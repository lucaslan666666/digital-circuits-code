==> flow/design.v <==
`timescale 1ns / 1ps
module fifo(
    input               clk,
    input               rstn,
    input               input_valid,
    input               output_enable,
    output reg          input_enable,
    output reg          output_valid,
    input       [15: 0] data_in,
    output reg  [ 7: 0] data_out
);
    reg [ 7: 0] mem [31: 0];
    reg [ 4: 0] write_addr;
    reg [ 4: 0] read_addr;
    always @(posedge clk or negedge rstn) begin
        if (rstn == 0)begin
            write_addr       <= 5'b0;
            read_addr        <= 5'b0;
            input_enable     <= 1'b1;
            output_valid     <= 1'b0;
            data_out[ 7:0]   <= 8'bxxxxxxxx;
        end
        else begin
            if ((input_valid == 1'b1) && (input_enable == 1'b1)) begin
                if (write_addr == 30) begin
                    input_enable   <= 1'b0;
                    output_valid   <= 1'b1;
                    write_addr     <= 5'b0;
                    mem[30][ 7: 0] <= data_in[ 7: 0];
                    mem[31][ 7: 0] <= data_in[15: 8];
                end
                else begin
                    write_addr                 <= write_addr + 2;
                    mem[write_addr][ 7: 0]     <= data_in[ 7: 0];
                    mem[write_addr + 1][ 7: 0] <= data_in[15: 8];
                end
            end
            else if (output_valid == 1'b1 && output_enable == 1'b1) begin
                if (read_addr == 31) begin
                    input_enable    <= 1'b1;
                    output_valid    <= 1'b0;
                    read_addr       <= 5'b0;
                    data_out[ 7: 0] <= mem[31][ 7: 0];
                end
                else begin
                    read_addr       <= read_addr + 1;
                    data_out[ 7: 0] <= mem[read_addr][ 7: 0];
                end
            end
            else begin
            end
        end
    end
endmodule
**Step by step through the tools: fifo**

Tool output for the design above, in the order of the flow.
Lines are those of the file above, counted from 1.
The mark - stands for no value.

- Design top: fifo
- Clock port: clk
- Cell library: sky130hd
- Timing corner: tt_025C_1v80

**Elaborated design**

Source: Yosys, flattened and elaborated. Widths are those after wreduce. Registers that Yosys merges into a memory's read port (data or address) are not register bits. Print and check cells do not count. Equal cells are merged and count once.

- Register bits: 276
- Input port bits: 20
- Output and inout port bits: 10
- Cells after elaboration: 286

- Add/subtract/negate cells: 3
- Equal/unequal tests: 94
- Multiplexer cells: 77
- Bitwise logic cells: 2
- Reduce/logical cells: 73

Operators by type and width:

| operator | number |
|---|---|
| 2-to-1 mux 8 bit | 66 |
| case mux 8 bit (select 31 bit) | 1 |
| equality test 5 bit with constant B | 48 |
| AND reduction 4 bit | 30 |
| equality test 5 x 4 -> 1 bit with constant B | 24 |
| nonzero test 2 bit | 33 |
| equality test 5 x 3 -> 1 bit with constant B | 12 |
| equality test 5 x 2 -> 1 bit with constant B | 6 |
| equality test 5 x 1 -> 1 bit with constant B | 3 |
| logical NOT 5 bit | 3 |
| adder 5 x 1 -> 5 bit with constant B | 2 |
| 2-to-1 mux 5 bit | 2 |
| AND reduction 3 bit | 3 |
| 2-to-1 mux 1 bit | 8 |
| adder 5 x 2 -> 5 bit with constant B | 1 |
| nonzero test 3 bit | 1 |
| logical AND 1 bit | 2 |
| inverter 1 bit | 2 |
| inequality test 2 x 1 -> 1 bit with constant B | 1 |
| AND reduction 2 bit | 1 |

**Longest topological paths**

Depth = most cells in a row (Yosys ltp): at word level without a register or memory, in the mapped netlist without a sequential cell, where the memories' decode and read muxes count.

- Word-level depth: 4
- ABC_AREA: 0
- Depth in mapped cells: 11
- Gate-level depth less buffers: 7

**Synthesis result**

The flow's flattened synthesis, as Yosys stat reports it; memories are mapped. The netlist is that of the ABC_AREA named above (0 if unset); the other value can give another one.
The area totals of this step are shown rounded.

Cells by type:

| type | number | area in all (um^2) |
|---|---|---|
| sky130_fd_sc_hd__edfxtp_1 | 256 | 7.69E+03 |
| sky130_fd_sc_hd__mux2_2 | 151 | 1.7E+03 |
| sky130_fd_sc_hd__clkbuf_1 | 166 | 623.098 |
| sky130_fd_sc_hd__dfrtp_1 | 18 | 450.432 |
| sky130_fd_sc_hd__nand3_1 | 48 | 240.23 |
| sky130_fd_sc_hd__nand2_1 | 59 | 221.462 |
| sky130_fd_sc_hd__mux2i_1 | 19 | 190.182 |
| sky130_fd_sc_hd__buf_2 | 28 | 140.134 |
| sky130_fd_sc_hd__o21ai_0 | 28 | 140.134 |
| sky130_fd_sc_hd__a22oi_1 | 18 | 135.13 |
| sky130_fd_sc_hd__nor2_1 | 34 | 127.622 |
| sky130_fd_sc_hd__nand3b_1 | 16 | 120.115 |
| sky130_fd_sc_hd__a32oi_1 | 13 | 113.859 |
| sky130_fd_sc_hd__ha_1 | 9 | 112.608 |
| sky130_fd_sc_hd__nand4_1 | 18 | 112.608 |
| sky130_fd_sc_hd__a21oi_1 | 21 | 105.101 |
| sky130_fd_sc_hd__a22o_1 | 12 | 105.101 |
| sky130_fd_sc_hd__buf_6 | 9 | 101.347 |

Not listed: further types 62, cells in them 171.

- Standard cells after synthesis: 1,094
- Synthesis area: 13,800 um^2
- Sequential area: 8,160 um^2
- Mapped flip-flops: 275
- Buffers: 215

**Worst setup path after synthesis**

Source: OpenSTA report_checks on the synthesized netlist (no wires, ideal clock, input and output delay 20% of the period each), path of least setup slack; recovery checks are left aside. Register names are those of the netlist, which keeps one name where synthesis merged equal registers.

- Path kind: input-to-reg
- From: in input_valid
- To: reg mem[9][0]
- Clock period: 4.61 ns
- External input delay: 0.922 ns
- Library setup time: 0.383 ns
- Launch time at the first pin: 0.922 ns
- Arrival: 2.338 ns
- Required time: 4.227 ns
- Path slack: 1.889 ns
- Delay of the path: 1.799 ns
- Driving pins on the path: 4
- Buffers on the path: 1
- Synthesis period reached: 2.721 ns

"delay of the path" = arrival - input delay + setup time.
"driving pins on the path" counts driving pins, that of a launching flip-flop among them; a cell with two outputs on the path counts twice.
"synthesis period reached" is the clock period less the worst setup slack; recovery checks do not enter. This is arithmetic on one report: input and output delays are still those of the set period (20% each).
The rows between start and end are the longest chain of elaborated cells between them; the timing report does not say that the signal goes this way. Where chains are equally long, one stands for them.
Each line given opens the expression or statement behind the cell; cells for indexed reads and writes are added by Yosys, which also makes memories of some case tables.
Lines with a computed index may be missing from the assigning lines.

- Cells stage by stage: sky130_fd_sc_hd__and2_0 sky130_fd_sc_hd__clkbuf_1 sky130_fd_sc_hd__nand3_1 sky130_fd_sc_hd__nor3_1
- Length of the longest elaborated chain: 2
- Elaborated cells on any way between the ends: 2
- Source lines of those cells: 1
- Classes of those cells: reduce/logical: 2

RTL lines, path after synthesis:

| element | line | RTL |
|---|---|---|
| start, declared | 5 | `input               input_valid,` |
| logical AND 1 bit | 24 | `if ((input_valid == 1'b1) && (input_enable == 1'b1)) begin` |
| AND reduction 4 bit | - |  |
| end, assigned | 34 | `mem[write_addr][ 7: 0]     <= data_in[ 7: 0];` |
| end, declared | 12 | `reg [ 7: 0] mem [31: 0];` |

**Path in the finished layout**

Path of least setup slack in the final report of run 1 (OpenROAD, finished layout, wires in). Where an end is a register, its clock arrival counts in the times.

- Path kind: reg-to-reg
- From: reg read_addr[1]
- To: reg data_out[0]
- Clock period: 1.65 ns
- Library setup time: 0.08 ns
- Launch time at the first pin: 0.58 ns
- Arrival: 2.73 ns
- Required time: 2.13 ns
- Path slack: -0.60 ns
- Driving pins on the path: 9
- Buffers on the path: 3

The rows between start and end are the longest chain of elaborated cells between them; the timing report does not say that the signal goes this way. Where chains are equally long, one stands for them.
A register here has more assigning lines than the two given.

- Cells stage by stage: sky130_fd_sc_hd__dfrtp_2 sky130_fd_sc_hd__buf_4 sky130_fd_sc_hd__ha_4 sky130_fd_sc_hd__buf_12 sky130_fd_sc_hd__o32a_4 sky130_fd_sc_hd__a211oi_4 sky130_fd_sc_hd__buf_6 sky130_fd_sc_hd__nand3_2 sky130_fd_sc_hd__a41oi_2
- Length of the longest elaborated chain: 3
- Elaborated cells on any way between the ends: 34
- Classes of those cells: eq/ne: 31; mux: 2; reduce/logical: 1

RTL lines, path after layout:

| element | line | RTL |
|---|---|---|
| start, declared | 14 | `reg [ 4: 0] read_addr;` |
| start, assigned | 18 | `read_addr        <= 5'b0;` |
| start, assigned | 46 | `read_addr       <= read_addr + 1;` |
| equality test 5 bit | 47 | `data_out[ 7: 0] <= mem[read_addr][ 7: 0];` |
| case mux 8 bit (select 31 bit) | 47 |  |
| 2-to-1 mux 8 bit | 39 | `if (read_addr == 31) begin` |
| end, assigned | 43 | `data_out[ 7: 0] <= mem[31][ 7: 0];` |
| end, assigned | 47 |  |
| end, declared | 10 | `output reg  [ 7: 0] data_out` |

# Flow runs of fifo

Module fifo, platform sky130hd: 2 stored runs of the flow (Yosys, OpenROAD) with differing settings, in no particular order. Input and output delays are each 20% of the period that was set; the output load is 0.01 pF.
"achieved clock period" means the clock period less the worst setup slack. The figure is calculated, with input and output delays left at 20% of the set period.
By "critical path time" is meant the share of the clock period that the worst setup path is allowed (20% is reserved at inputs, 20% at outputs), minus its slack. Clock arrival times at its registers enter into it.
By "total design power" is meant OpenSTA's value without simulated activity: inputs other than the clock are taken to toggle once in ten clock periods, and the tool carries that through the logic.
Results are given in rounded form.

### Run 1

Settings: `period_ns=1.65`, `CAP_MARGIN=20`, `CORE_MARGIN=2`, `CORE_UTILIZATION=40`, `SLEW_MARGIN=20`

- Chip area after synthesis (Yosys): 13,800 um^2
- Overall die area: 36,000 um^2
- Standard-cell area after layout: 19,500 um^2
- Utilization: 0.57
- Worst setup slack after layout: -0.599 ns
- Final setup TNS: -55.7 ns
- Total design power: 15,300 µW
- Achieved clock period: 2.249 ns
- Critical path time: 2.25 ns
- Critical path kind: reg-to-reg

### Run 2

Settings: `period_ns=2.74`, `CORE_UTILIZATION=22`, `PLACE_DENSITY_LB_ADDON=0.28`, `HOLD_SLACK_MARGIN=-0.01`, `CORE_ASPECT_RATIO=1.39`, `CORE_MARGIN=7`, `CELL_PAD_IN_SITES_GLOBAL_PLACEMENT=2`, `CELL_PAD_IN_SITES_DETAIL_PLACEMENT=0`, `CTS_CLUSTER_DIAMETER=147`, `SLEW_MARGIN=40`, `MIN_ROUTING_LAYER=met2`, `MAX_ROUTING_LAYER=met5`, `CAP_MARGIN=20`

- Chip area after synthesis (Yosys): 13,800 um^2
- Overall die area: 70,100 um^2
- Standard-cell area after layout: 16,700 um^2
- Utilization: 0.268
- Worst setup slack after layout: -0.027 ns
- Final setup TNS: -0.027 ns
- Total design power: 9,310 µW
- Achieved clock period: 2.767 ns
- Critical path time: 2.77 ns
- Critical path kind: reg-to-reg
